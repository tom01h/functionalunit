==> flow/design.v <==
 module booth
  (
   input         i,
   input         x_signed,
   input [2:0]   br,
   input [31:0]  x,
   output [35:0] bx
   );
   assign S = ((br==3'b000)|(br==3'b111)) ? 1'b0 : (x[31]&x_signed)^br[2] ;
   always @(*) begin
      case(br)
        3'b000: bx[32:0] =  {33{1'b0}};
        3'b001: bx[32:0] =  {x[31]&x_signed,x[31:0]};
        3'b010: bx[32:0] =  {x[31]&x_signed,x[31:0]};
        3'b011: bx[32:0] =  {x[31:0],1'b0};
        3'b100: bx[32:0] = ~{x[31:0],1'b0};
        3'b101: bx[32:0] = ~{x[31]&x_signed,x[31:0]};
        3'b110: bx[32:0] = ~{x[31]&x_signed,x[31:0]};
        3'b111: bx[32:0] =  {33{1'b0}};
      endcase
      if(i) bx[35:33] = {2'b01,~S};
      else  bx[35:33] = {~S,S,S};
   end
endmodule
module mul5
  (
   input         clk,
   input         reset,
   input         req,
   input         x_signed,
   input         y_signed,
   input [31:0]  x,
   input [31:0]  y,
   output [31:0] mh,
   output [31:0] ml
   );
   reg [46:14]   ms;
   reg [64:0]    m;
   reg [31:0]    sy;
   integer       i;
   wire [2:0]    br0 = {sy[1:0],1'b0};
   wire [2:0]    br1 = sy[3:1];
   wire [2:0]    br2 = sy[5:3];
   wire [2:0]    br3 = sy[15:13];
   wire [2:0]    br4 = sy[17:15];
   wire [2:0]    br5 = sy[19:17];
   wire [35:0]   bx0, bx1, bx2;
   wire [35:0]   bx3, bx4, bx5;
   wire          ng0 = (br0[2:1]==2'b10)|(br0[2:0]==3'b110);
   wire          ng1 = (br1[2:1]==2'b10)|(br1[2:0]==3'b110);
   reg           ng2;
   wire          ng3 = (br3[2:1]==2'b10)|(br3[2:0]==3'b110);
   wire          ng4 = (br4[2:1]==2'b10)|(br4[2:0]==3'b110);
   reg           ng5;
   wire          ng16 = 1'b0;
   booth booth0(.i(0), .x_signed(x_signed), .br(br0), .x(x), .bx(bx0));
   booth booth1(.i(1), .x_signed(x_signed), .br(br1), .x(x), .bx(bx1));
   booth booth2(.i(1), .x_signed(x_signed), .br(br2), .x(x), .bx(bx2));
   booth booth3(.i(1), .x_signed(x_signed), .br(br3), .x(x), .bx(bx3));
   booth booth4(.i(1), .x_signed(x_signed), .br(br4), .x(x), .bx(bx4));
   booth booth5(.i(1), .x_signed(x_signed), .br(br5), .x(x), .bx(bx5));
   always @ (posedge clk) begin
      if(reset|req) begin
         i<=0;
         sy<=y;
      end else begin
         ng2 <= (br2[2:1]==2'b10)|(br2[2:0]==3'b110);
         if(i!=3)
           ng5 <= (br5[2:1]==2'b10)|(br5[2:0]==3'b110);
         else
           ng5 <= (br4[2:1]==2'b10)|(br4[2:0]==3'b110);
         case(i)
           0: begin
              ms[46:22] <= {3'b000,bx0[35:14]}+{1'b0,bx1[35:12]}+{1'b0,bx2[33:10]} + {ng16,{18{1'b0}}};
              ms[21:14] <= 8'h00;
              m[64:8] <= {7'h00,bx3[35:0],               bx0[13:0]}+
                         {5'h00,bx4[35:0],1'b0,ng3,      bx1[11:0],1'b0,ng0}+
                         {3'h0 ,bx5[35:0],1'b0,ng4,2'b00,bx2[ 9:0],1'b0,ng1,2'b00};
              m[7:0]  <= 8'h00;
           end
           1,2: begin
              ms[46:22] <= {3'b000,ms[46],~ms[46],ms[45:26]}+{1'b0,bx1[35:12]}+{1'b0,bx2[33:10]};
              ms[21:14] <= ms[25:18];
              m[64:8] <= {3'b000, m[64], ~m[64], m[63:12]}+
                         {5'h00,bx4[35:0],1'b0,ng5,      bx1[11:0],1'b0,ng2}+
                         {3'h0 ,bx5[33:0],1'b0,ng4,2'b00,bx2[ 9:0],1'b0,ng1,2'b00};
              m[7:0]  <= m[11:4];
           end
           3: begin
              m[64:0] <= m[64:0]+
                         {1'b0,bx4[35:0],1'b0,ng5,26'h0}+
                         {       ms[46], ~ms[46], ms[45:14],1'b0,ng2,12'h0000};
           end
           4: begin
              m[64:0] <= m[64:0]+
                         {1'b0,bx3[33:0],1'b0,ng5,28'h0}+
                         {1'b0,bx4[31:0],1'b0,ng3,30'h0};
           end
         endcase
         i<=i+1;
         if(y_signed)
           sy<={{4{sy[31]}},sy[31:4]};
         else
           sy<={4'h0       ,sy[31:4]};
      end
   end
   assign mh = m[63:32];
   assign ml = m[31:0];
endmodule
# Reports on mul5
# The steps from the RTL of mul5 to its reports follow in flow order.
# Lines are those of the file above, counted from 1.
# Not given: n/a
dict set report inputs {
  design {mul5}
  clk_port {clk}
  library {sky130hd}
  corner {tt_025C_1v80}
}

# After elaboration
# Yosys after proc, flatten, opt, wreduce and memory -nomap, before mapping. Memory bits, and registers merged into a memory's read port (data or address), are not among the register bits. Print and check cells are not counted. Equal cells are merged and count once.
dict set report bits {
  register_bits 164
  output_inout_bits 64
}
dict set report classes {
  add_sub_neg 13
  eq_ne 49
  n_mux 19
  logic 30
  reduce_and_logical 27
}
# cell count
set op_table {}
lappend op_table {{parallel mux 33 bit (select 5 bit)} 5}
lappend op_table {{parallel mux 57 bit (select 4 bit)} 1}
lappend op_table {{parallel mux 33 bit (select 4 bit)} 1}
lappend op_table {{adder 65 x 64 -> 65 bit} 2}
lappend op_table {{inverter 33 bit} 2}
lappend op_table {{adder 65 x 48 -> 65 bit} 1}
lappend op_table {{adder 65 x 63 -> 65 bit} 1}
lappend op_table {{== test 32 x 2 -> 1 bit with constant B} 2}
lappend op_table {{2-to-1 mux 32 bit} 2}
lappend op_table {{== test 3 bit with constant B} 20}
lappend op_table {{adder 55 x 52 -> 56 bit} 1}
lappend op_table {{adder 54 x 51 -> 55 bit} 1}
lappend op_table {{adder 52 x 53 -> 54 bit} 1}
lappend op_table {{adder 49 x 51 -> 52 bit} 1}
lappend op_table {{adder 24 x 24 -> 25 bit} 2}
lappend op_table {{parallel mux 25 bit (select 2 bit)} 1}
lappend op_table {{adder 22 x 23 -> 24 bit} 2}
lappend op_table {{OR reduction 2 bit} 16}
lappend op_table {{== test 32 x 1 -> 1 bit with constant B} 1}
lappend op_table {{adder 32 x 2 -> 32 bit with constant B} 1}
lappend op_table {{== test 32 x 3 -> 1 bit with constant B} 1}
lappend op_table {{!= test 32 x 3 -> 1 bit with constant B} 1}
lappend op_table {{logical NOT 32 bit} 1}
lappend op_table {{parallel mux 8 bit (select 4 bit)} 1}
lappend op_table {{== test 3 x 2 -> 1 bit with constant B} 10}
lappend op_table {{logical NOT 3 bit} 6}
lappend op_table {{parallel mux 8 bit (select 2 bit)} 1}
lappend op_table {{== test 3 x 1 -> 1 bit with constant B} 5}
# Other operator kinds: 11; their cells: 48.

# Longest topological paths
# Longest topological path by Yosys (ltp), each cell counted once; first at word level (registers and memories cut), then after technology mapping (sequential cells cut; the memories' decode and read muxes count).
dict set report depth {
  depth_word 7
  abc_area 0
  ltp_mapped 23
}

# Synthesis result
# Source: synth_stat.txt of the flow (Yosys; design flattened, memories mapped). It holds for the ABC_AREA given above (unset counts as 0); a run with the other value may have another netlist.
# The area totals of this step are shown rounded.
dict set report synth_totals {
  mapped_cells 3861
  synth_area_um2 30400
  seq_area_um2 4290
  flip_flops 164
  buffers 320
}
# cell_type count area_total_um2
set by_type {}
lappend by_type {sky130_fd_sc_hd__ha_1 296 3.7E+03}
lappend by_type {sky130_fd_sc_hd__fa_1 167 3.34E+03}
lappend by_type {sky130_fd_sc_hd__edfxtp_1 101 3.03E+03}
lappend by_type {sky130_fd_sc_hd__xnor2_1 273 2.39E+03}
lappend by_type {sky130_fd_sc_hd__inv_1 378 1.42E+03}
lappend by_type {sky130_fd_sc_hd__a21o_1 174 1.31E+03}
lappend by_type {sky130_fd_sc_hd__dfxtp_1 63 1261.21}
lappend by_type {sky130_fd_sc_hd__a21oi_1 249 1.25E+03}
lappend by_type {sky130_fd_sc_hd__nand2_1 316 1.19E+03}
lappend by_type {sky130_fd_sc_hd__xor2_1 131 1147.35}
lappend by_type {sky130_fd_sc_hd__nor2_1 275 1032.24}
lappend by_type {sky130_fd_sc_hd__o21ai_0 182 910.874}
lappend by_type {sky130_fd_sc_hd__clkbuf_1 226 848.314}
lappend by_type {sky130_fd_sc_hd__a211oi_1 81 608.083}
lappend by_type {sky130_fd_sc_hd__o221a_2 50 563.04}
lappend by_type {sky130_fd_sc_hd__a22oi_1 71 533.011}
lappend by_type {sky130_fd_sc_hd__buf_4 64 480.461}
lappend by_type {sky130_fd_sc_hd__o221ai_1 50 437.92}
# Not listed: further types 67, cells in them 714.
# The figures by module come from a second, unflattened synthesis with its own total; it is not the netlist above.
dict set report unflattened {
  cells_unflattened 3528
  area_unflattened_um2 29800
}
# Rows give one instance, submodules left out.
# module instances cells mod_area_um2 mod_seq_area_um2
set modules {}
lappend modules {mul5 1 2760 24200 4290}
lappend modules {booth 6 128 932 0.0}

# Worst setup path after synthesis
# Path of least setup slack by OpenSTA after synthesis, without wires, with an ideal clock, recovery checks aside; 20% of the period is set as input and as output delay. Where synthesis merged equal registers, the netlist keeps one of their names.
dict set report synth_timing {
  path_kind {input-to-reg}
  start {input port req}
  end {register m[0]}
  period_ns 6.9
  launch_ns 1.380
  t_arrival_ns 6.666
  setup_slack_ns -0.333
  path_delay_ns 5.854
  stages 6
  n_path_buf 2
  period_less_setup_slack_ns 7.233
}
# "path_delay_ns" = arrival - input delay + setup time.
# "stages" counts driving pins, that of a launching flip-flop among them; a cell with two outputs on the path counts twice.
# "period_less_setup_slack_ns" = period - worst setup slack (recovery checks aside). The figure is calculated, with input and output delays left at 20% of the set period.
# Between the ends stands the longest chain of elaborated cells between them, by number of cells; it is not shown to be the way that was timed. Of several equally long chains one is given.
# Each line given opens the expression or statement behind the cell; cells for indexed reads and writes are added by Yosys, which also makes memories of some case tables.
# A register here has more assigning lines than the two given.
dict set report synth_via {
  cell_sequence {sky130_fd_sc_hd__or2_2 -> sky130_fd_sc_hd__clkbuf_1 -> sky130_fd_sc_hd__inv_1 -> sky130_fd_sc_hd__clkbuf_1 -> sky130_fd_sc_hd__o21ai_0 -> sky130_fd_sc_hd__nor3_1}
  elab_chain_len 3
  cone_cells 3
  classes_between {logic: 2; reduce/logical: 1}
}
# element line_no
set synth_lines {}
lappend synth_lines {{start: declaration} 29} ;# input         req,
lappend synth_lines {{bitwise OR 1 bit} 63} ;# if(reset|req) begin
lappend synth_lines {{inverter 1 bit} n/a}
lappend synth_lines {{AND reduction 2 bit} n/a}
lappend synth_lines {{end: assignment} 87} ;# m[7:0]  <= m[11:4];
lappend synth_lines {{end: assignment} 90} ;# m[64:0] <= m[64:0]+
lappend synth_lines {{end: declaration} 38} ;# reg [64:0]    m;

# Timing after layout
# Path of least setup slack in the final report of flow run 1 (OpenROAD, finished layout, wires in). Where an end is a register, its clock arrival counts in the times.
dict set report layout_timing {
  path_kind {input-to-reg}
  start {input port x[0]}
  end {register m[59]}
  period_ns 8.43
  launch_ns 1.69
  t_arrival_ns 7.85
  setup_slack_ns 0.81
  stages 19
  n_path_buf 3
}
# Between the ends stands the longest chain of elaborated cells between them, by number of cells; it is not shown to be the way that was timed. Of several equally long chains one is given.
# A register here has more assigning lines than the two given.
dict set report layout_via {
  cell_sequence {sky130_fd_sc_hd__clkdlybuf4s50_1 -> sky130_fd_sc_hd__buf_4 -> sky130_fd_sc_hd__nor2b_1 -> sky130_fd_sc_hd__o22ai_1 -> sky130_fd_sc_hd__a21oi_1 -> sky130_fd_sc_hd__fa_1 -> sky130_fd_sc_hd__ha_1 -> sky130_fd_sc_hd__nand4b_1 -> sky130_fd_sc_hd__nor4_1 -> sky130_fd_sc_hd__nand3_1 -> sky130_fd_sc_hd__a21oi_1 -> sky130_fd_sc_hd__o211ai_1 -> sky130_fd_sc_hd__a21oi_1 -> sky130_fd_sc_hd__buf_4 -> sky130_fd_sc_hd__a21boi_0 -> sky130_fd_sc_hd__o31ai_1 -> sky130_fd_sc_hd__xor2_1 -> sky130_fd_sc_hd__a221oi_1 -> sky130_fd_sc_hd__o21ai_0}
  elab_chain_len 5
  cone_cells 17
  classes_between {add/sub: 8; mux: 7; logic: 2}
}
# element line_no
set layout_lines {}
lappend layout_lines {{start: declaration} 32} ;# input [31:0]  x,
lappend layout_lines {{inverter 33 bit} 17} ;# 3'b101: bx[32:0] = ~{x[31]&x_signed,x[31:0]};
lappend layout_lines {{parallel mux 33 bit (select 5 bit)} 11} ;# case(br)
lappend layout_lines {{adder 65 x 64 -> 65 bit x2} 95} ;# m[64:0] <= m[64:0]+
lappend layout_lines {{parallel mux 57 bit (select 4 bit)} 72} ;# case(i)
lappend layout_lines {{end: assignment} 76} ;# m[64:8] <= {7'h00,bx3[35:0],               bx0[13:0]}+
lappend layout_lines {{end: assignment} 84} ;# m[64:8] <= {3'b000, m[64], ~m[64], m[63:12]}+
lappend layout_lines {{end: declaration} 38} ;# reg [64:0]    m;

# Stored flow runs of mul5 (2 of them; Yosys, OpenROAD, sky130hd). They differ in their settings and are not a sequence. Constraints: input delay and output delay 20% of the set period each, output load 0.01 pF.
# By "achievedPeriod_ns" is meant the clock period of the run minus its worst setup slack. This is arithmetic on one report: input and output delays are still those of the set period (20% each).
# "worst_path_allowed_less_slack_ns": the worst setup path's part of the clock period (all of it between registers, 20% less for each end at a port) less its slack. A launch clock that arrives late makes it longer, a capture clock that arrives late makes it shorter.
# "totalPower_mw" rests on the timing tool's default activity at the inputs, not on a simulated workload.
# Values from the reports are rounded here.
run="flow run 1" settings period_ns=8.43 CORE_UTILIZATION=44 SETUP_SLACK_MARGIN=0.36 PLACE_DENSITY_LB_ADDON=0.27 CELL_PAD_IN_SITES_GLOBAL_PLACEMENT=3 CELL_PAD_IN_SITES_DETAIL_PLACEMENT=2 GPL_ROUTABILITY_DRIVEN=1 CTS_CLUSTER_DIAMETER=120 CAP_MARGIN=20 CORE_MARGIN=2 SLEW_MARGIN=20
run="flow run 1" results fin_tns_ns=0.000 achievedPeriod_ns=7.620 synth_area_um2=30400 die_footprint_um2=71300 worst_path_allowed_less_slack_ns=5.93 worstPathKind="input-to-reg" totalPower_mw=12.9 cell_area_final_um2=32800 worstSetupSlack_ns=0.810 holdWs_ns=0.430 fin_util_pct=47.9
run="flow run 2" settings period_ns=9.42 CAP_MARGIN=20 CORE_MARGIN=2 CORE_UTILIZATION=40 SLEW_MARGIN=20
run="flow run 2" results fin_tns_ns=0.000 achievedPeriod_ns=7.507 synth_area_um2=30400 die_footprint_um2=78300 worst_path_allowed_less_slack_ns=5.62 worstPathKind="input-to-reg" totalPower_mw=10.7 cell_area_final_um2=32800 worstSetupSlack_ns=1.91 holdWs_ns=0.414 fin_util_pct=43.3
