==> flow/design.v <==
module fdiv
  (
   input             clk,
   input             reset,
   input             req,
   input [31:0]      x,
   input [31:0]      y,
   output reg [31:0] rslt,
   output reg [4:0]  flag
   );
   reg [33:0]        ql;
   reg [31:0]        xl;
   reg [32:0]        tmp1, tmp2, tmp3;
   reg [9:0]         expr;
   integer           i;
   wire [31:0]       sx;
   assign sx = (tmp1[32]) ? xl :
               (tmp2[32]) ? {tmp1[29:0],2'b00} :
               (tmp3[32]) ? {tmp2[29:0],2'b00} :
               {tmp3[29:0],2'b00};
   wire [1:0]        dq;
   assign dq = (tmp1[32]) ? 0 :
               (tmp2[32]) ? 1 :
               (tmp3[32]) ? 2 :
               3;
   wire [56:0]       nrmi,nrm0,nrm1,nrm2,nrm3,nrm4,nrm5;
   wire [1:0]        ssn;
   wire              rnd;
   wire [9:0]        expn;
   wire [30:0]       rslt_r;
   reg [31:0]        fx, fy;
   reg [7:0]         ex, ey;
   reg               ix, iy;
   always @(*)begin
      if(x[30:23]==0)begin
         if(|x[22:15])begin
            ex = 7;
            fx = {2'b00,x[22:0]};
         end else if(|x[14:7])begin
            ex = 15;
            fx = {2'b00,x[14:0],8'h00};
         end else begin
            ex = 23;
            fx = {2'b00,x[6:0],16'h0000};
         end
         ix = 1'b1;
      end else begin
         ex = 0;
         fx = {2'b01,x[22:0]};
         ix = 1'b0;
      end
      if(y[30:23]==0)begin
         if(|y[22:15])begin
            ey = 0;
            fy = {2'b00,y[22:0],7'h00};
         end else if(|y[14:7])begin
            ey = 8;
            fy = {2'b00,y[14:0],15'h0000};
         end else begin
            ey = 16;
            fy = {2'b00,y[6:0],23'h000000};
         end
         iy = 1'b1;
      end else begin
         ey = 2;
         fy = {2'b01,y[22:0]};
         iy = 1'b0;
      end
   end
   always @(posedge clk)begin   
      if(reset)begin
         ql <= ({34{1'b0}});
         expr <= x[30:23]-y[30:23]+127+27-ex+(ey-2);
         xl <= fx;
         i  <= 14 + ix*4 + iy*4;
         tmp1[32] <= 1'b1;
      end else if(i>0)begin
         ql[33:2] <= ql[31:0]|dq;
         xl <= {sx[29:0],2'b00};
         if(|ql[24:23])begin
            i <= 0;
            expr <= expr + (i-1)*2;
         end else begin
            i <= i-1;
         end
         tmp1 <= {sx[31:0]}-{fy};
         tmp2 <= {sx[31:0]}     -{fy,1'b0};
         tmp3 <= {sx[31:0]}-{fy}-{fy,1'b0};
      end else if(i==0)begin
         flag <= 0;
         if((x[30:23]==8'hff)&(x[22:0]!=0))begin
            rslt <= x|32'h00400000;
            flag[4] <= ~x[22]|((y[30:23]==8'hff)&~y[22]&(y[21:0]!=0));
         end else if((y[30:23]==8'hff)&(y[22:0]!=0))begin
            rslt <= y|32'h00400000;
            flag[4] <= ~y[22]|((x[30:23]==8'hff)&~x[22]&(x[21:0]!=0));
         end else if((x[30:23]==8'hff)&(y[30:23]==8'hff))begin
            rslt <= 32'hffc00000;
            flag[4] <= 1'b1;
         end else if(x[30:23]==8'hff)begin
            rslt[31:0] <= {x[31]^y[31],x[30:0]};
         end else if(y[30:23]==8'hff)begin
            rslt[31:0] <= {x[31]^y[31],31'h00000000};
         end else if((x[30:0]==0) && (y[30:0]==0))begin
            rslt <= 32'hffc00000;
            flag[4] <= 1'b1;
         end else if(x[30:0]==0)begin
            rslt[31] <= x[31]^y[31];
            rslt[30:0] <= 31'h00000000;
         end else if(y[30:0]==0)begin
            rslt[31] <= x[31]^y[31];
            rslt[30:0] <= 31'h7f800000;
            flag[3] <= 1'b1;
         end else if(expn[9])begin
            rslt[31] <= x[31]^y[31];
            rslt[30:0] <= 31'h00000000;
            flag[0] <= 1'b1;
            flag[1] <= 1'b1;
         end else if((expn[8:0]>=9'h0ff)&(~expn[9]))begin
            rslt[31] <= x[31]^y[31];
            rslt[30:0] <= 31'h7f800000;
            flag[0] <= 1'b1;
            flag[2] <= 1'b1;
         end else begin
            rslt[31] <= x[31]^y[31];
            rslt[30:0] <= rslt_r;
            flag[0] <= |grsn[1:0];
            flag[1] <= ((rslt_r[30:23]==8'h00)|((expn[7:0]==8'h00)&~ssn[1]))&(|grsn[1:0]); 
            flag[2] <= (rslt_r[30:23]==8'hff);
         end
         i <= i-1;
      end
   end
   assign rslt_r = {expn[7:0],nrm0[54:32]} + rnd;
   wire [5:0]  nrmsft;                                 
   assign nrmsft[5] = 1'b0;
   assign nrmsft[4] = (~(|nrm5[56:40])|(&nrm5[56:40]))&((expr[8:4]&{3'h7,~nrmsft[5],  1'b1})!=5'h00);
   assign nrmsft[3] = (~(|nrm4[56:48])|(&nrm4[56:48]))&((expr[8:3]&{3'h7,~nrmsft[5:4],1'b1})!=6'h00);
   assign nrmsft[2] = (~(|nrm3[56:52])|(&nrm3[56:52]))&((expr[8:2]&{3'h7,~nrmsft[5:3],1'b1})!=7'h00);
   assign nrmsft[1] = (~(|nrm2[56:54])|(&nrm2[56:54]))&((expr[8:1]&{3'h7,~nrmsft[5:2],1'b1})!=8'h00);
   assign nrmsft[0] = (~(|nrm1[56:55])|(&nrm1[56:55]))&((expr[8:0]&{3'h7,~nrmsft[5:1],1'b1})!=9'h000);
   assign nrmi = {1'b0,{26{1'b0}},ql[33:2],dq[1:0],(|sx)};
   assign nrm5 = (~nrmsft[5]) ? nrmi : {nrmi[24:0], 32'h0000};
   assign nrm4 = (~nrmsft[4]) ? nrm5 : {nrm5[40:0], 16'h0000};
   assign nrm3 = (~nrmsft[3]) ? nrm4 : {nrm4[48:0], 8'h00};
   assign nrm2 = (~nrmsft[2]) ? nrm3 : {nrm3[52:0], 4'h0};
   assign nrm1 = (~nrmsft[1]) ? nrm2 : {nrm2[54:0], 2'b00};
   assign nrm0 = (~nrmsft[0]) ? nrm1 : {nrm1[55:0], 1'b0};
   assign ssn = {nrm0[30],(|nrm0[29:0])};
   wire [2:0]  grsn = {nrm0[32:31],|ssn};
   assign rnd = (~nrmi[56]) ? (grsn[1:0]==2'b11)|(grsn[2:1]==2'b11)
                            : ((grsn[1:0]==2'b00)|                           
                               ((grsn[1]^grsn[0])     &(grsn[0]))|           
                               ((grsn[2]^(|grsn[1:0]))&(grsn[1]^grsn[0])));  
   assign expn = expr -{1'b0,nrmsft}+nrm0[55];  
endmodule
# Step by step through the tools: fdiv
# What the tools print for fdiv, step after step.
# Line numbers count from 1 in the design file above.
# Operators carry their Yosys type and port widths (W data, S select, Z words).
# Not given: n/a
dict set report setup {
  top {fdiv}
  clk_port {clk}
  library {sky130hd}
  lib_corner {tt_025C_1v80}
}

# After elaboration
# Yosys after proc, flatten, opt, wreduce and memory -nomap, before mapping. Memory bits, and registers merged into a memory's read port (data or address), are not among the register bits. Print and check cells are not counted. Equal cells are merged and count once.
dict set report word_totals {
  register_bits 240
  latchBits 0
  ram_bits 0
  rom_bits 0
  clocked_rd_ports_x_width 0
  mem_count 0
  in_bits 67
  out_inout_bits 37
  elab_cells 187
}
dict set report op_classes {
  addsub 17
  multipliers 0
  div 0
  n_cmp 2
  n_eq 5
  shift 0
  n_mux 62
  logic 42
  reduce_and_logical 43
}
# op n
set ops {}
lappend ops {{$mux W31} 10}
lappend ops {{$mux W32} 9}
lappend ops {{$mux W57} 3}
lappend ops {{$mux W30} 3}
lappend ops {{$reduce_or A32 Y1} 2}
lappend ops {{$logic_not A31 Y1} 2}
lappend ops {{$mux W56} 1}
lappend ops {{$mux W51} 1}
lappend ops {{$reduce_bool A23 Y1} 2}
lappend ops {{$mux W23} 2}
lappend ops {{$reduce_bool A22 Y1} 2}
lappend ops {{$reduce_or A8 Y1} 5}
lappend ops {{$sub A32 B30 Y33} 1}
lappend ops {{$sub A32 B33 Y33} 1}
lappend ops {{$sub A33 B31 Y33} 1}
lappend ops {{$gt A32 B1 Y1 const B} 1}
lappend ops {{$sub A32 B2 Y32 const B} 1}
lappend ops {{$or A32 B2 Y32} 1}
lappend ops {{$logic_not A32 Y1} 1}
lappend ops {{$logic_not A8 Y1} 4}
lappend ops {{$add A31 B1 Y31} 1}
lappend ops {{$reduce_or A31 Y1} 1}
lappend ops {{$mux W10} 3}
lappend ops {{$mux W5} 6}
lappend ops {{$eq A8 B8 Y1 const B} 3}
lappend ops {{$mux W24} 1}
lappend ops {{$mux W1} 21}
lappend ops {{$add A10 B10 Y10} 2}
# Not listed: further kinds 41, cells in them 80.

# Longest topological paths
# Depth = most cells in a row (Yosys ltp): at word level without a register or memory, in the mapped netlist without a sequential cell, where the memories' decode and read muxes count.
dict set report depth {
  word_depth 39
  abc_area 0
  depth_mapped 50
  depth_no_buf 40
}

# Mapped cells and area
# Yosys stat after the flow's synthesis: flattened, memories mapped to cells. It holds for the ABC_AREA given above (unset counts as 0); a run with the other value may have another netlist.
dict set report mapped {
  stdcells 2296
  mapped_area_um2 20063.0
  sequential_area_um2 6726.5
  flip_flops 235
  buffers 97
}
# cell_type n type_area_um2
set by_type {}
lappend by_type {sky130_fd_sc_hd__edfxtp_1 202 6.07E+03}
lappend by_type {sky130_fd_sc_hd__ha_1 147 1.84E+03}
lappend by_type {sky130_fd_sc_hd__a21oi_1 198 990.95}
lappend by_type {sky130_fd_sc_hd__nand2_1 260 975.936}
lappend by_type {sky130_fd_sc_hd__xnor2_1 102 893.357}
lappend by_type {sky130_fd_sc_hd__nor2_1 224 840.806}
lappend by_type {sky130_fd_sc_hd__mux2i_1 72 720.691}
lappend by_type {sky130_fd_sc_hd__o21ai_0 143 715.686}
lappend by_type {sky130_fd_sc_hd__dfxtp_1 33 660.634}
lappend by_type {sky130_fd_sc_hd__xor2_1 50 437.92}
lappend by_type {sky130_fd_sc_hd__nand3_1 69 345.331}
lappend by_type {sky130_fd_sc_hd__inv_1 87 326.563}
lappend by_type {sky130_fd_sc_hd__nor3_1 58 290.278}
lappend by_type {sky130_fd_sc_hd__a21o_1 38 285.274}
lappend by_type {sky130_fd_sc_hd__mux2_2 25 281.52}
lappend by_type {sky130_fd_sc_hd__clkbuf_1 70 262.752}
lappend by_type {sky130_fd_sc_hd__nor4_1 39 243.984}
lappend by_type {sky130_fd_sc_hd__fa_1 11 220.211}
# Other cell types: 82; their cells: 468.

# Worst setup path after synthesis
# OpenSTA on the mapped netlist: ideal clock, no wires. The path of least setup slack (recovery checks aside). Input and output delay are each 20% of the period. Register names are those of the netlist, which keeps one name where synthesis merged equal registers.
dict set report synth_timing {
  path_type {register to register}
  start {register expr[6]}
  end {register rslt[15]}
  clock_period_ns 11.0
  setup_time_ns 0.262
  launch_ns 0.000
  arrival_time_ns 9.158
  setup_slack_ns 1.580
  delay_ns 9.420
  path_stages 48
  path_buffers 10
  period_less_setup_slack_ns 9.42
}
# "delay_ns" is the arrival time less input delay plus setup time.
# "path_stages": output pins that drive a net of the path, with the launching flip-flop's if there is one; two outputs of one cell count as two.
# "period_less_setup_slack_ns" = period - worst setup slack (recovery checks aside). The figure is calculated, with input and output delays left at 20% of the set period.
# Between the ends stands the longest chain of elaborated cells between them, by number of cells; it is not shown to be the way that was timed. Of several equally long chains one is given.
# A line is the first line of the expression or statement that the cell stems from. Yosys adds cells for indexed reads and writes and turns some case tables into memories.
# At most two assigning lines are given for a register; there are more.
dict set report synth_via {
  path_cell_list {sky130_fd_sc_hd__edfxtp_1 sky130_fd_sc_hd__inv_1 sky130_fd_sc_hd__ha_1 sky130_fd_sc_hd__or4b_4 sky130_fd_sc_hd__clkinv_4 sky130_fd_sc_hd__buf_6 sky130_fd_sc_hd__clkbuf_1 sky130_fd_sc_hd__ha_1 sky130_fd_sc_hd__and4bb_2 sky130_fd_sc_hd__buf_2 sky130_fd_sc_hd__a21oi_4 sky130_fd_sc_hd__inv_4 sky130_fd_sc_hd__ha_1 sky130_fd_sc_hd__nor3_2 sky130_fd_sc_hd__a21oi_4 sky130_fd_sc_hd__inv_4 sky130_fd_sc_hd__buf_6 sky130_fd_sc_hd__buf_6 (+12 left out) sky130_fd_sc_hd__a31o_1 sky130_fd_sc_hd__inv_2 sky130_fd_sc_hd__clkbuf_1 sky130_fd_sc_hd__clkbuf_1 sky130_fd_sc_hd__ha_1 sky130_fd_sc_hd__inv_1 sky130_fd_sc_hd__ha_1 sky130_fd_sc_hd__fa_1 sky130_fd_sc_hd__a21oi_1 sky130_fd_sc_hd__o21bai_1 sky130_fd_sc_hd__xor2_1 sky130_fd_sc_hd__nand3_1 sky130_fd_sc_hd__o41ai_1 sky130_fd_sc_hd__nand2b_1 sky130_fd_sc_hd__clkbuf_1 sky130_fd_sc_hd__nor2_1 sky130_fd_sc_hd__a222oi_1 sky130_fd_sc_hd__nand2_1}
  elab_chain_len 36
  cone_cells 58
  cone_lines 24
}
# item line_no
set synth_rtl {}
lappend synth_rtl {{from (decl)} 14} ;# reg [9:0]         expr;
lappend synth_rtl {{from (assign)} 73} ;# expr <= x[30:23]-y[30:23]+127+27-ex+(ey-2);
lappend synth_rtl {{from (assign)} 82} ;# expr <= expr + (i-1)*2;
lappend synth_rtl {{$reduce_bool A5 Y1} 137} ;# assign nrmsft[4] = (~(|nrm5[56:40])|(&nrm5[56:40]))&((expr[8:4]&{3'h7,~nrmsft[5],  1'b1})!=5'h00);
lappend synth_rtl {{$mux W51} 144} ;# assign nrm4 = (~nrmsft[4]) ? nrm5 : {nrm5[40:0], 16'h0000};
lappend synth_rtl {{$reduce_or A9 Y1} 138} ;# assign nrmsft[3] = (~(|nrm4[56:48])|(&nrm4[56:48]))&((expr[8:3]&{3'h7,~nrmsft[5:4],1'b1})!=6'h00);
lappend synth_rtl {{$not A1 Y1} 138}
lappend synth_rtl {{$or A1 B1 Y1} 138}
lappend synth_rtl {{$and A1 B1 Y1} 138}
lappend synth_rtl {{$mux W57} 145} ;# assign nrm3 = (~nrmsft[3]) ? nrm4 : {nrm4[48:0], 8'h00};
lappend synth_rtl {{(+22 left out)} n/a}
lappend synth_rtl {{$mux W31} 107} ;# end else if(x[30:0]==0)begin
lappend synth_rtl {{$mux W31} 104} ;# end else if((x[30:0]==0) && (y[30:0]==0))begin
lappend synth_rtl {{$mux W31} 102} ;# end else if(y[30:23]==8'hff)begin
lappend synth_rtl {{$mux W31} 100} ;# end else if(x[30:23]==8'hff)begin
lappend synth_rtl {{$mux W31} 97} ;# end else if((x[30:23]==8'hff)&(y[30:23]==8'hff))begin
lappend synth_rtl {{$mux W31} 94} ;# end else if((y[30:23]==8'hff)&(y[22:0]!=0))begin
lappend synth_rtl {{$mux W31} 91} ;# if((x[30:23]==8'hff)&(x[22:0]!=0))begin
lappend synth_rtl {{to (assign)} 92} ;# rslt <= x|32'h00400000;
lappend synth_rtl {{to (assign)} 95} ;# rslt <= y|32'h00400000;
lappend synth_rtl {{to (decl)} 8} ;# output reg [31:0] rslt,

# Path in the finished layout
# Path of least setup slack in the final report of run A (OpenROAD, finished layout, wires in). Where an end is a register, its clock arrival counts in the times.
dict set report layout_timing {
  path_type {register to register}
  start {register expr[7]}
  end {register rslt[17]}
  clock_period_ns 10.1
  setup_time_ns 0.14
  launch_ns 0.58
  arrival_time_ns 9.44
  setup_slack_ns 1.10
  path_stages 40
  path_buffers 1
}
# Between the ends stands the longest chain of elaborated cells between them, by number of cells; it is not shown to be the way that was timed. Of several equally long chains one is given.
# At most two assigning lines are given for a register; there are more.
dict set report layout_via {
  path_cell_list {sky130_fd_sc_hd__edfxtp_1 sky130_fd_sc_hd__inv_1 sky130_fd_sc_hd__ha_1 sky130_fd_sc_hd__or4b_4 sky130_fd_sc_hd__clkinv_4 sky130_fd_sc_hd__ha_1 sky130_fd_sc_hd__and4bb_2 sky130_fd_sc_hd__a21oi_4 sky130_fd_sc_hd__inv_4 sky130_fd_sc_hd__ha_1 sky130_fd_sc_hd__nor3_2 sky130_fd_sc_hd__a21oi_4 sky130_fd_sc_hd__inv_4 sky130_fd_sc_hd__ha_1 sky130_fd_sc_hd__nor3_1 sky130_fd_sc_hd__nand4_1 sky130_fd_sc_hd__o211ai_4 sky130_fd_sc_hd__nor2_8 (+4 left out) sky130_fd_sc_hd__nand2_1 sky130_fd_sc_hd__a31o_1 sky130_fd_sc_hd__inv_2 sky130_fd_sc_hd__ha_1 sky130_fd_sc_hd__inv_1 sky130_fd_sc_hd__ha_1 sky130_fd_sc_hd__a21o_1 sky130_fd_sc_hd__a21oi_1 sky130_fd_sc_hd__o21bai_1 sky130_fd_sc_hd__a21oi_1 sky130_fd_sc_hd__o21bai_1 sky130_fd_sc_hd__a211o_1 sky130_fd_sc_hd__o211ai_1 sky130_fd_sc_hd__and2_1 sky130_fd_sc_hd__nand2b_1 sky130_fd_sc_hd__buf_4 sky130_fd_sc_hd__a2111oi_1 sky130_fd_sc_hd__a221o_1}
  elab_chain_len 36
  cone_cells 58
  cone_lines 24
}
# item line_no
set layout_rtl {}
lappend layout_rtl {{from (decl)} 14} ;# reg [9:0]         expr;
lappend layout_rtl {{from (assign)} 73} ;# expr <= x[30:23]-y[30:23]+127+27-ex+(ey-2);
lappend layout_rtl {{from (assign)} 82} ;# expr <= expr + (i-1)*2;
lappend layout_rtl {{$reduce_bool A5 Y1} 137} ;# assign nrmsft[4] = (~(|nrm5[56:40])|(&nrm5[56:40]))&((expr[8:4]&{3'h7,~nrmsft[5],  1'b1})!=5'h00);
lappend layout_rtl {{$mux W51} 144} ;# assign nrm4 = (~nrmsft[4]) ? nrm5 : {nrm5[40:0], 16'h0000};
lappend layout_rtl {{$reduce_or A9 Y1} 138} ;# assign nrmsft[3] = (~(|nrm4[56:48])|(&nrm4[56:48]))&((expr[8:3]&{3'h7,~nrmsft[5:4],1'b1})!=6'h00);
lappend layout_rtl {{$not A1 Y1} 138}
lappend layout_rtl {{$or A1 B1 Y1} 138}
lappend layout_rtl {{$and A1 B1 Y1} 138}
lappend layout_rtl {{$mux W57} 145} ;# assign nrm3 = (~nrmsft[3]) ? nrm4 : {nrm4[48:0], 8'h00};
lappend layout_rtl {{(+22 left out)} n/a}
lappend layout_rtl {{$mux W31} 107} ;# end else if(x[30:0]==0)begin
lappend layout_rtl {{$mux W31} 104} ;# end else if((x[30:0]==0) && (y[30:0]==0))begin
lappend layout_rtl {{$mux W31} 102} ;# end else if(y[30:23]==8'hff)begin
lappend layout_rtl {{$mux W31} 100} ;# end else if(x[30:23]==8'hff)begin
lappend layout_rtl {{$mux W31} 97} ;# end else if((x[30:23]==8'hff)&(y[30:23]==8'hff))begin
lappend layout_rtl {{$mux W31} 94} ;# end else if((y[30:23]==8'hff)&(y[22:0]!=0))begin
lappend layout_rtl {{$mux W31} 91} ;# if((x[30:23]==8'hff)&(x[22:0]!=0))begin
lappend layout_rtl {{to (assign)} 92} ;# rslt <= x|32'h00400000;
lappend layout_rtl {{to (assign)} 95} ;# rslt <= y|32'h00400000;
lappend layout_rtl {{to (decl)} 8} ;# output reg [31:0] rslt,

Design fdiv on sky130hd. What follows are 2 stored runs of the flow, each under its own settings; their order means nothing. The constraints put input and output delay at 20% of the set period each and load the outputs with 0.01 pF.
"achieved_period_ns" means the clock period less the worst setup slack. The figure is calculated, with input and output delays left at 20% of the set period.
By "worst_path_time_ns" is meant the share of the clock period that the worst setup path is allowed (20% is reserved at inputs, 20% at outputs), minus its slack. Clock arrival times at its registers enter into it.
"final_power_uw" rests on the timing tool's default activity at the inputs, not on a simulated workload.

[flow] run A: files
==> flow/run.sh <==
#!/bin/bash
# the make line also repeats the synthesis and layout settings of config.mk as NAME=value (left out here)
make -C /OpenROAD-flow-scripts/flow DESIGN_CONFIG=/design/flow/config.mk WORK_HOME=/design/flow/orfs CLKGATE_MAP_FILE= finish
==> flow/config.mk <==
export PLATFORM = sky130hd
export DESIGN_NAME = fdiv
export DESIGN_NICKNAME = fdiv
export VERILOG_FILES = /design/flow/design.v
export SDC_FILE = /design/flow/constraint.sdc
export NUM_CORES = 4
export LEC_CHECK = 0
export CAP_MARGIN = 20
export CORE_MARGIN = 2
export CORE_UTILIZATION = 39
export SLEW_MARGIN = 20
==> flow/constraint.sdc <==
create_clock -name core_clock -period 10.1 [get_ports {clk}]
set_input_delay 2.0200 -clock core_clock [delete_from_list [all_inputs] [get_ports {clk}]]
set_output_delay 2.0200 -clock core_clock [all_outputs]
set_load 0.01 [all_outputs]

[flow] run A: metrics
[metrics] synthArea_um2 = 20063.0
[metrics] total_negative_slack_ns = 0.000
[metrics] final_power_uw = 8616
[metrics] achieved_period_ns = 8.998
[metrics] worst_path_time_ns = 9.00
[metrics] path_kind = register to register
[metrics] holdWs_ns = 0.493
[metrics] setup_worst_slack_ns = 1.102
[metrics] final_stdcell_area_um2 = 22745.6
[metrics] util_pct = 44.5
[metrics] total_die_area_um2 = 53273.3

[flow] run B: files
==> flow/run.sh <==
#!/bin/bash
# the make line also repeats the synthesis and layout settings of config.mk as NAME=value (left out here)
make -C /OpenROAD-flow-scripts/flow DESIGN_CONFIG=/design/flow/config.mk WORK_HOME=/design/flow/orfs CLKGATE_MAP_FILE= finish
==> flow/config.mk <==
export PLATFORM = sky130hd
export DESIGN_NAME = fdiv
export DESIGN_NICKNAME = fdiv
export VERILOG_FILES = /design/flow/design.v
export SDC_FILE = /design/flow/constraint.sdc
export NUM_CORES = 4
export LEC_CHECK = 0
export CAP_MARGIN = 20
export CELL_PAD_IN_SITES_GLOBAL_PLACEMENT = 1
export CORE_MARGIN = 7
export CORE_UTILIZATION = 68
export GPL_ROUTABILITY_DRIVEN = 0
export HOLD_SLACK_MARGIN = 0.12
export MAX_ROUTING_LAYER = met4
export PLACE_DENSITY_LB_ADDON = 0.23
export SLEW_MARGIN = 30
export TNS_END_PERCENT = 65
==> flow/constraint.sdc <==
create_clock -name core_clock -period 13.4 [get_ports {clk}]
set_input_delay 2.6800 -clock core_clock [delete_from_list [all_inputs] [get_ports {clk}]]
set_output_delay 2.6800 -clock core_clock [all_outputs]
set_load 0.01 [all_outputs]

[flow] run B: incomplete, placement halted on FLW-0024
